==> flow/design.v <==
module Banner( input clk, input reset, input pause, input dirn, output wire [4:0] hex2, output wire [4:0] hex1, output wire [4:0] hex0 );
	wire [3:0] count;
	wire [3:0] index;
	ModMCounter #( 12, 4 ) step ( clk, reset, ~pause, count );
	assign index = dirn ? count : 4'b1001 - count;
	Message m0( index, hex0 );
	Message m1( index == 11 ? 0 : index + 1 , hex1 );
	Message m2( ( index >= 10 ? index - 8 : index + 2 ), hex2 );
endmodule
module Message( input [3:0] index, output reg [4:0] value );
always @*
case (index)
	4'h0: value = 5'b01000;
	4'h1: value = 5'b00000;
	4'h2: value = 5'b00100;
	4'h4: value = 5'b00100;
	4'h5: value = 5'b00011;
	4'h6: value = 5'b00010;
	4'h8: value = 5'b00101;
	4'h9: value = 5'b00100;
	4'ha: value = 5'b00111;
	4'hb: value = 5'b00010;
	default: value = 5'b10001;
endcase
endmodule
module DFFArray #( parameter N = 1 )( input clk, input reset, input [N-1:0] next, output [N-1:0] stateOut );
	reg [N-1:0] state;
	always @( posedge clk, posedge reset )
	begin
		if( reset )
			state <= 0;
		else
			state <= next;
	end
	assign stateOut = state;
endmodule
module ModMCounter #( parameter M = 2, parameter N = 1 )( input clk, input reset, input en, output [N-1:0] count );
	wire [N-1:0] next;
	DFFArray #( N ) flipFlops ( clk, reset, next, count );
	assign next = en ? ( count == M - 1 ? 0 : count + 1 ) : count;
endmodule
# ---- Reports on Banner
# What the tools print for Banner, step after step.
# Lines are those of the file above, counted from 1.
# Operators carry their Yosys type and port widths (W data, S select, Z words).
# Library cell names are shortened.
# Not given: n/a
dict set report inputs {
  top_module {Banner}
  clock_port {clk}
  library {sky130hd}
  lib_corner {tt_025C_1v80}
}

# ---- Elaborated design
# Source: Yosys, flattened and elaborated, memories not mapped. Widths are those after wreduce; folded enables and synchronous resets count as part of the registers. Registers that Yosys merges into a memory's read port (data or address) are not register bits. Print and check cells do not count. Equal cells are merged and count once.
# Yosys's memory passes give these memory sizes; they may raise the number of words (mostly to a power of two), join words into wider ones and drop unused or constant bits.
dict set report word_totals {
  ff_bits 4
  rom_bits 240
  mem_count 3
  inputBits 4
  out_inout_bits 15
  elab_cells 16
}
# memory size word_bits rd write_ports line
set memory_table {}
lappend memory_table {{(name not given)} 16 5 1 0 12} ;# case (index)
lappend memory_table {{(name not given)} 16 5 1 0 12}
lappend memory_table {{(name not given)} 16 5 1 0 12}
dict set report op_classes {
  addsub 5
  cmp 1
  eq_ne 2
  n_mux 4
}
# op count
set ops {}
lappend ops {{$mux W4} 4}
lappend ops {{$add A4 B1 Y4 const B} 2}
lappend ops {{$eq A4 B4 Y1 const B} 2}
lappend ops {{$add A4 B2 Y4 const B} 1}
lappend ops {{$sub A4 B4 Y4 const A} 1}
lappend ops {{$sub A4 B4 Y4 const B} 1}
lappend ops {{$ge A4 B4 Y1 const B} 1}

# ---- Longest topological paths
# Longest topological path by Yosys (ltp), each cell counted once; first at word level (registers and memories cut), then after technology mapping (sequential cells cut; the memories' decode and read muxes count).
dict set report logic_depth {
  ltp_word 4
  abc_area 0
  mapped_depth 11
  depth_no_buf 10
}

# ---- Mapped cells and area
# The flow's flattened synthesis, as Yosys stat reports it; memories are mapped. The netlist is that of the ABC_AREA named above (0 if unset); the other value can give another one.
# The area totals of this step are shown rounded.
# cell count type_area_um2
set types {}
lappend types {ha_1 15 187.68}
lappend types {dfrtp_1 4 100.096}
lappend types {a21oi_1 7 35.034}
lappend types {nand2_1 9 33.782}
lappend types {nor2_1 9 33.782}
lappend types {nand3_1 6 30.029}
lappend types {inv_1 7 26.275}
lappend types {xnor2_1 3 26.275}
lappend types {nor4_2 2 25.024}
lappend types {buf_6 2 22.522}
lappend types {mux2_2 2 22.522}
lappend types {mux2i_1 2 20.019}
lappend types {o21ai_0 4 20.019}
lappend types {or3_1 3 18.768}
lappend types {o32ai_2 1 16.266}
lappend types {xnor2_2 1 16.266}
lappend types {xor2_2 1 16.266}
lappend types {a211oi_1 2 15.014}
# Not listed: further types 33, cells in them 36.
dict set report mapped {
  cells 116
  synth_area_um2 950
  seqArea_um2 100
  ffs 4
  n_buf 6
}
# By module: a second synthesis without flattening, with its own total; a netlist apart from the flattened one above.
dict set report hier_totals {
  hier_cells 104
  hier_area_um2 780
}
# Each row is one instance without its submodules.
# module n_inst cells area_um2 seq_area_um2
set by_module {}
lappend by_module {Message 3 19 130 0.0}
lappend by_module {Banner 1 28 200 0.0}
lappend by_module {{DFFArray (N=4)} 1 5 100 100}
lappend by_module {ModMCounter 1 14 94 0.0}

# ---- Path before layout
# Path of least setup slack by OpenSTA after synthesis, without wires, with an ideal clock, recovery checks aside; 20% of the period is set as input and as output delay. Where synthesis merged equal registers, the netlist keeps one of their names.
dict set report synth_timing {
  path_type {register to output}
  start {reg step.flipFlops.state[1]}
  end {out hex2[0]}
  tclk_ns 4.38
  out_delay_ns 0.876
  launch_ns 0.000
  t_arrival_ns 2.615
  required_time_ns 3.504
  slack_ns 0.889
  delay_ns 2.615
  path_stages 12
  n_path_buf 1
  period_less_setup_slack_ns 3.491
}
# "delay_ns" is the arrival time less input delay plus setup time.
# A path that ends at an output port has no setup time.
# "path_stages": output pins that drive a net of the path, with the launching flip-flop's if there is one; two outputs of one cell count as two.
# "period_less_setup_slack_ns" is the clock period less the worst setup slack; recovery checks do not enter. This is arithmetic on one report: input and output delays are still those of the set period (20% each).
# Between the ends stands the longest chain of elaborated cells between them, by number of cells; it is not shown to be the way that was timed. Of several equally long chains one is given.
# A line is the first line of the expression or statement that the cell stems from. Yosys adds cells for indexed reads and writes and turns some case tables into memories.
# The chain passes a memory read, where the word-level depth is cut; so it can be longer than that depth.
dict set report synth_via {
  cell_sequence {dfrtp_1 > inv_1 > ha_1 > nor2b_2 > xnor2_2 > buf_6 > nor2_1 > a21oi_1 > ha_1 > inv_1 > or3_1 > o2111ai_1}
  elab_chain_cells 5
  cone_cells 7
  cone_lines 3
  classes_between {add/sub (3); compare (1); mux (2); memory (1)}
}
# element line
set synth_rtl {}
lappend synth_rtl {{from (decl)} 27} ;# reg [N-1:0] state;
lappend synth_rtl {{from (assign)} 31} ;# state <= 0;
lappend synth_rtl {{from (assign)} 33} ;# state <= next;
lappend synth_rtl {{$sub A4 B4 Y4} 5} ;# assign index = dirn ? count : 4'b1001 - count;
lappend synth_rtl {{$mux W4} 5}
lappend synth_rtl {{$ge A4 B4 Y1} 8} ;# Message m2( ( index >= 10 ? index - 8 : index + 2 ), hex2 );
lappend synth_rtl {{$mux W4} 8}
lappend synth_rtl {{$mem_v2 Z16 W5} 12} ;# case (index)
lappend synth_rtl {{to (decl)} 1} ;# module Banner( input clk, input reset, input pause, input dirn, output wire [4:0] hex2, output wire [4:0] hex1 ...

# ---- Path in the finished layout
# From the final timing report of flow run 2: the path of least setup slack in the routed layout; clock arrival at registers is part of the times.
dict set report layout_timing {
  path_type {input to output}
  start {in dirn}
  end {out hex2[0]}
  tclk_ns 5.4
  in_delay_ns 1.08
  out_delay_ns 1.08
  launch_ns 1.08
  t_arrival_ns 3.86
  required_time_ns 4.32
  slack_ns 0.46
  path_stages 11
  n_path_buf 2
}
# Between the ends stands the longest chain of elaborated cells between them, by number of cells; it is not shown to be the way that was timed. Of several equally long chains one is given.
# The chain passes a memory read, where the word-level depth is cut; so it can be longer than that depth.
dict set report layout_via {
  cell_sequence {clkdlybuf4s50_1 > xor2_2 > ha_1 > o21ai_0 > nor2_1 > a21oi_1 > ha_1 > inv_1 > or3_1 > o2111ai_1 > clkdlybuf4s50_1}
  elab_chain_cells 4
  cone_cells 6
  cone_lines 3
  classes_between {add/sub (2); compare (1); mux (2); memory (1)}
}
# element line
set layout_rtl {}
lappend layout_rtl {{from (decl)} 1} ;# module Banner( input clk, input reset, input pause, input dirn, output wire [4:0] hex2, output wire [4:0] hex1 ...
lappend layout_rtl {{$mux W4} 5} ;# assign index = dirn ? count : 4'b1001 - count;
lappend layout_rtl {{$add A4 B2 Y4} 8} ;# Message m2( ( index >= 10 ? index - 8 : index + 2 ), hex2 );
lappend layout_rtl {{$mux W4} 8}
lappend layout_rtl {{$mem_v2 Z16 W5} 12} ;# case (index)
lappend layout_rtl {{to (decl)} 1}

# Stored flow runs of Banner (2 of them; Yosys, OpenROAD, sky130hd). They differ in their settings and are not a sequence. Constraints: input delay and output delay 20% of the set period each, output load 0.01 pF.
# By "period_less_ws_ns" is meant the clock period of the run minus its worst setup slack. This is arithmetic on one report: input and output delays are still those of the set period (20% each).
# "worst_path_ns" means the part of the period allowed to the worst setup path (the constraints hold back 20% at inputs and 20% at outputs) less its slack; where the path has registers, the arrival times of their clocks count too.
# Measured values are rounded.
run="flow run 1" settings period_ns=5.72 CORE_UTILIZATION=34 PLACE_DENSITY_LB_ADDON=0.19 HOLD_SLACK_MARGIN=0.03 CELL_PAD_IN_SITES_GLOBAL_PLACEMENT=3 CELL_PAD_IN_SITES_DETAIL_PLACEMENT=2 ABC_AREA=1 GPL_TIMING_DRIVEN=1 CTS_CLUSTER_DIAMETER=312 CAP_MARGIN=25 SLEW_MARGIN=5 MAX_ROUTING_LAYER="met4" CORE_MARGIN=2
run="flow run 1" outcome="incomplete, placement halted on FLW-0024"
run="flow run 2" settings period_ns=5.4 CAP_MARGIN=20 CORE_MARGIN=2 CORE_UTILIZATION=40 SLEW_MARGIN=20
run="flow run 2" results synthArea_um2=950 dieArea_um2=2800 post_route_stdcell_area_um2=1200 final_util_pct=53 setup_worst_slack_ns=0.46 tns_ns=0.000 hold_worst_slack_ns=0.61 period_less_ws_ns=4.939 worst_path_ns=2.78 worstPathKind="input to output"
