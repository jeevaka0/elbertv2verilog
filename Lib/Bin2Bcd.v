==> flow/design.v <==
module Bin2Bcd
   (
    input wire clk, reset,
    input wire start,
    input wire [9:0] bin,
    output reg ready, done_tick,
    output wire [3:0] bcd2, bcd1, bcd0
   );
   localparam [1:0]
      idle = 2'b00,
      op   = 2'b01,
      done = 2'b10;
   reg [1:0] state_reg, state_next;
   reg [9:0] p2s_reg, p2s_next;
   reg [3:0] n_reg, n_next;
   reg [3:0] bcd2_reg, bcd1_reg, bcd0_reg;
   reg [3:0] bcd2_next, bcd1_next, bcd0_next;
   wire [3:0] bcd1_tmp, bcd0_tmp;
	wire [2:0] bcd2_tmp;
   always @(posedge clk, posedge reset)
      if (reset)
         begin
            state_reg <= idle;
            p2s_reg <= 0;
            n_reg <= 0;
            bcd2_reg <= 0;
            bcd1_reg <= 0;
            bcd0_reg <= 0;
         end
      else
         begin
            state_reg <= state_next;
            p2s_reg <= p2s_next;
            n_reg <= n_next;
            bcd2_reg <= bcd2_next;
            bcd1_reg <= bcd1_next;
            bcd0_reg <= bcd0_next;
         end
   always @*
   begin
      state_next = state_reg;
      ready = 1'b0;
      done_tick = 1'b0;
      p2s_next = p2s_reg;
      bcd0_next = bcd0_reg;
      bcd1_next = bcd1_reg;
      bcd2_next = bcd2_reg;
      n_next = n_reg;
      case (state_reg)
         idle:
            begin
               ready = 1'b1;
               if (start)
                  begin
                     state_next = op;
                     bcd2_next = 0;
                     bcd1_next = 0;
                     bcd0_next = 0;
                     n_next = 4'b1010;  
                     p2s_next = bin;    
                     state_next = op;
                  end
            end
         op:
            begin
               p2s_next = p2s_reg << 1;
               bcd0_next = {bcd0_tmp[2:0], p2s_reg[9]};
               bcd1_next = {bcd1_tmp[2:0], bcd0_tmp[3]};
               bcd2_next = {bcd2_tmp[2:0], bcd1_tmp[3]};
               n_next = n_reg - 1;
               if (n_next==0)
                   state_next = done;
            end
         done:
            begin
               done_tick = 1'b1;
               state_next = idle;		
            end
         default: state_next = idle;
      endcase
   end
   assign bcd0_tmp = (bcd0_reg > 4) ? bcd0_reg+3 : bcd0_reg;
   assign bcd1_tmp = (bcd1_reg > 4) ? bcd1_reg+3 : bcd1_reg;
   assign bcd2_tmp = (bcd2_reg > 4) ? (bcd2_reg+3) : bcd2_reg;
   assign bcd0 = bcd0_reg;
   assign bcd1 = bcd1_reg;
   assign bcd2 = bcd2_reg;
endmodule
# Reports on Bin2Bcd

What the tools print for Bin2Bcd, step after step.
Lines are those of the file above, counted from 1.
Operators: Yosys type, input widths -> output width; for muxes data width and select width s.
Library cell names are shortened.
The mark - stands for no value.

Top module: Bin2Bcd
Clock port: clk
Cell library: sky130hd
Corner: tt_025C_1v80

# After elaboration

Counts by Yosys on the flattened word-level netlist (proc, flatten, opt, wreduce; memories kept). Register bits leave out memories and registers merged into their read ports (data or address). Print and check cells are left out. Cells with the same type and inputs are merged into one.

Flip-flop bits (word level): 28
Bits in latches: 0
Memory bits (writable): 0
Memory bits (read-only): 0
Word width x clocked read ports: 0
Memory cells: 0
Input port bits: 13
Output and inout port bits: 14

Add/sub/neg operators: 4
$mul: 0
Div/mod/pow operators: 0
Order comparisons: 3
Equal/unequal tests: 4
Shift-type cells: 0
Muxes and demuxes: 16
Bitwise operators: 0
Reduce/logical cells: 5

Operators with widths:

| operator            | count |
| $pmux 4 s2          | 4 |
| $pmux 10 s2         | 1 |
| $mux 4              | 4 |
| $gt 4x3->1 const B  | 3 |
| $mux 10             | 1 |
| $add 4x2->4 const B | 2 |
| $ne 2x2->1 const B  | 2 |
| $reduce_and 2->1    | 2 |
| $sub 4x1->4 const B | 1 |
| $logic_not 4->1     | 1 |
| $pmux 2 s2          | 1 |
| $mux 2              | 2 |
| $add 3x2->3 const B | 1 |
| $mux 3              | 1 |
| $eq 2x1->1 const B  | 1 |
| $eq 2x2->1 const B  | 1 |
| $logic_not 2->1     | 1 |
| $reduce_bool 2->1   | 1 |
| $mux 1              | 2 |

# Depth

Yosys ltp: most cells in a row. Word level: on the elaborated netlist, between registers, memories and ports. Mapped: between sequential cells and ports; inverters and the memories' decode and read muxes count.

Depth after elaboration: 4
ABC_AREA: 0
Gate-level depth with buffers: 5

# Netlist

Source: synth_stat.txt of the flow (Yosys; design flattened, memories mapped). It holds for the ABC_AREA given above (unset counts as 0); a run with the other value may have another netlist.
The area totals of this step are shown rounded.

Mapped cells: 147
Synthesis area: 0.00152 mm2
Area of sequential cells: 0.000727 mm2
Flip-flop cells: 29
Buffers: 7

Cells by type:

| type     | count | total area (um2) |
| dfrtp_1  | 28    | 700.672 |
| mux2i_1  | 10    | 100.096 |
| o21ai_0  | 20    | 100.096 |
| a32o_1   | 9     | 90.086 |
| ha_1     | 5     | 62.56 |
| nand2_1  | 13    | 48.797 |
| inv_1    | 11    | 41.29 |
| or3_1    | 6     | 37.536 |
| a31o_2   | 3     | 26.275 |
| dfstp_2  | 1     | 26.275 |
| nor2b_1  | 4     | 25.024 |
| buf_6    | 2     | 22.522 |
| xor2_1   | 2     | 17.517 |
| buf_2    | 3     | 15.014 |
| mux2_4   | 1     | 15.014 |
| o211ai_1 | 2     | 15.014 |
| o21a_1   | 2     | 15.014 |
| mux2i_2  | 1     | 13.763 |

Other cell types: 19; their cells: 24.

# Worst setup path after synthesis

Path of least setup slack by OpenSTA after synthesis, without wires, with an ideal clock, recovery checks aside; 20% of the period is set as input and as output delay. Where synthesis merged equal registers, the netlist keeps one of their names.

Path type: reg2reg
Start point: register state_reg
End point: register n_reg[0]
Period: 2090 ps
Setup time: 125 ps
Launch time at the first pin: 0 ps
Arrival time: 1320 ps
Slack: 645 ps
Delay of the path: 1445 ps
Stages: 6
Path buffers: 2
Synthesis period reached: 1445 ps

"delay of the path" = arrival - input delay + setup time.
"stages": output pins that drive a net of the path, with the launching flip-flop's if there is one; two outputs of one cell count as two.
"synthesis period reached" is the clock period less the worst setup slack; recovery checks do not enter. This is arithmetic on one report: input and output delays are still those of the set period (20% each).
An end named without its bit number is one bit of that signal or, where synthesis recoded a state register, one of its new flip-flops.

Path through: dfstp_2 > nand2b_1 > buf_6 > and2_4 > buf_6 > mux2_4

RTL lines, path after synthesis:

| element       | RTL line | RTL |
| from (decl)   | 13       | `reg [1:0] state_reg, state_next;` |
| from (assign) | 23       | `state_reg <= idle;` |
| from (assign) | 32       | `state_reg <= state_next;` |
| to (assign)   | 25       | `n_reg <= 0;` |
| to (assign)   | 34       | `n_reg <= n_next;` |
| to (decl)     | 15       | `reg [3:0] n_reg, n_next;` |

Chain of elaborated cells between the ends: none given.

# Timing after layout

Path of least setup slack in the final report of job 1 (OpenROAD, finished layout, wires in). Where an end is a register, its clock arrival counts in the times.
The report prints the path's times to 10 ps; the period is as set.

Path type: reg2out
Start point: register bcd0_reg[2]
End point: output port bcd0[2]
Period: 1710 ps
External output delay: 340 ps
Launch time at the first pin: 270 ps
Arrival time: 1310 ps
Slack: 60 ps
Stages: 2
Path buffers: 1

Path through: dfrtp_1 > clkdlybuf4s50_1
Length of the longest elaborated chain: 0
Elaborated cells on any way between the ends: 0
Source lines of those cells: 0

RTL lines, path after layout:

| element       | RTL line | RTL |
| from (decl)   | 16       | `reg [3:0] bcd2_reg, bcd1_reg, bcd0_reg;` |
| from (assign) | 28       | `bcd0_reg <= 0;` |
| from (assign) | 37       | `bcd0_reg <= bcd0_next;` |
| to (decl)     | 7        | `output wire [3:0] bcd2, bcd1, bcd0` |

Subject: flow runs of Bin2Bcd

Hi,

Flow measurements of Bin2Bcd on sky130hd: 2 stored runs with different settings, listed in no order. Input and output delays are each 20% of the period that was set; the output load is 0.01 pF.
"period achieved" = clock period - worst setup slack. The figure is calculated, with input and output delays left at 20% of the set period.
"total power of the final layout" rests on the timing tool's default activity at the inputs, not on a simulated workload.
The measured numbers are rounded.
Settings: -- = not set for that run.

| name                                  | job 1   | job 2   |
| period_ns                             | 1.71    | 1.73    |
| CORE_UTILIZATION                      | 23      | 40      |
| PLACE_DENSITY_LB_ADDON                | 0.3     | --      |
| HOLD_SLACK_MARGIN                     | 0.19    | --      |
| CORE_ASPECT_RATIO                     | 1.37    | --      |
| GPL_TIMING_DRIVEN                     | 1       | --      |
| GPL_ROUTABILITY_DRIVEN                | 1       | --      |
| CTS_CLUSTER_DIAMETER                  | 339     | --      |
| MIN_ROUTING_LAYER                     | met2    | --      |
| MAX_ROUTING_LAYER                     | met5    | --      |
| CAP_MARGIN                            | 20      | 20      |
| CORE_MARGIN                           | 2       | 2       |
| SLEW_MARGIN                           | 20      | 20      |
| SETUP_SLACK_MARGIN                    | --      | 0.39    |
| area of the synthesized netlist (mm2) | 0.00152 | 0.00152 |
| full die area (mm2)                   | 0.0073  | 0.00432 |
| post-route utilization (%)            | 31.5    | 60.2    |
| smallest setup slack (ps)             | 63      | 324     |
| setup TNS (ps)                        | 0       | 0       |
| total power of the final layout (mW)  | 3.74    | 4.22    |
| period achieved (ps)                  | 1647    | 1406    |

Regards
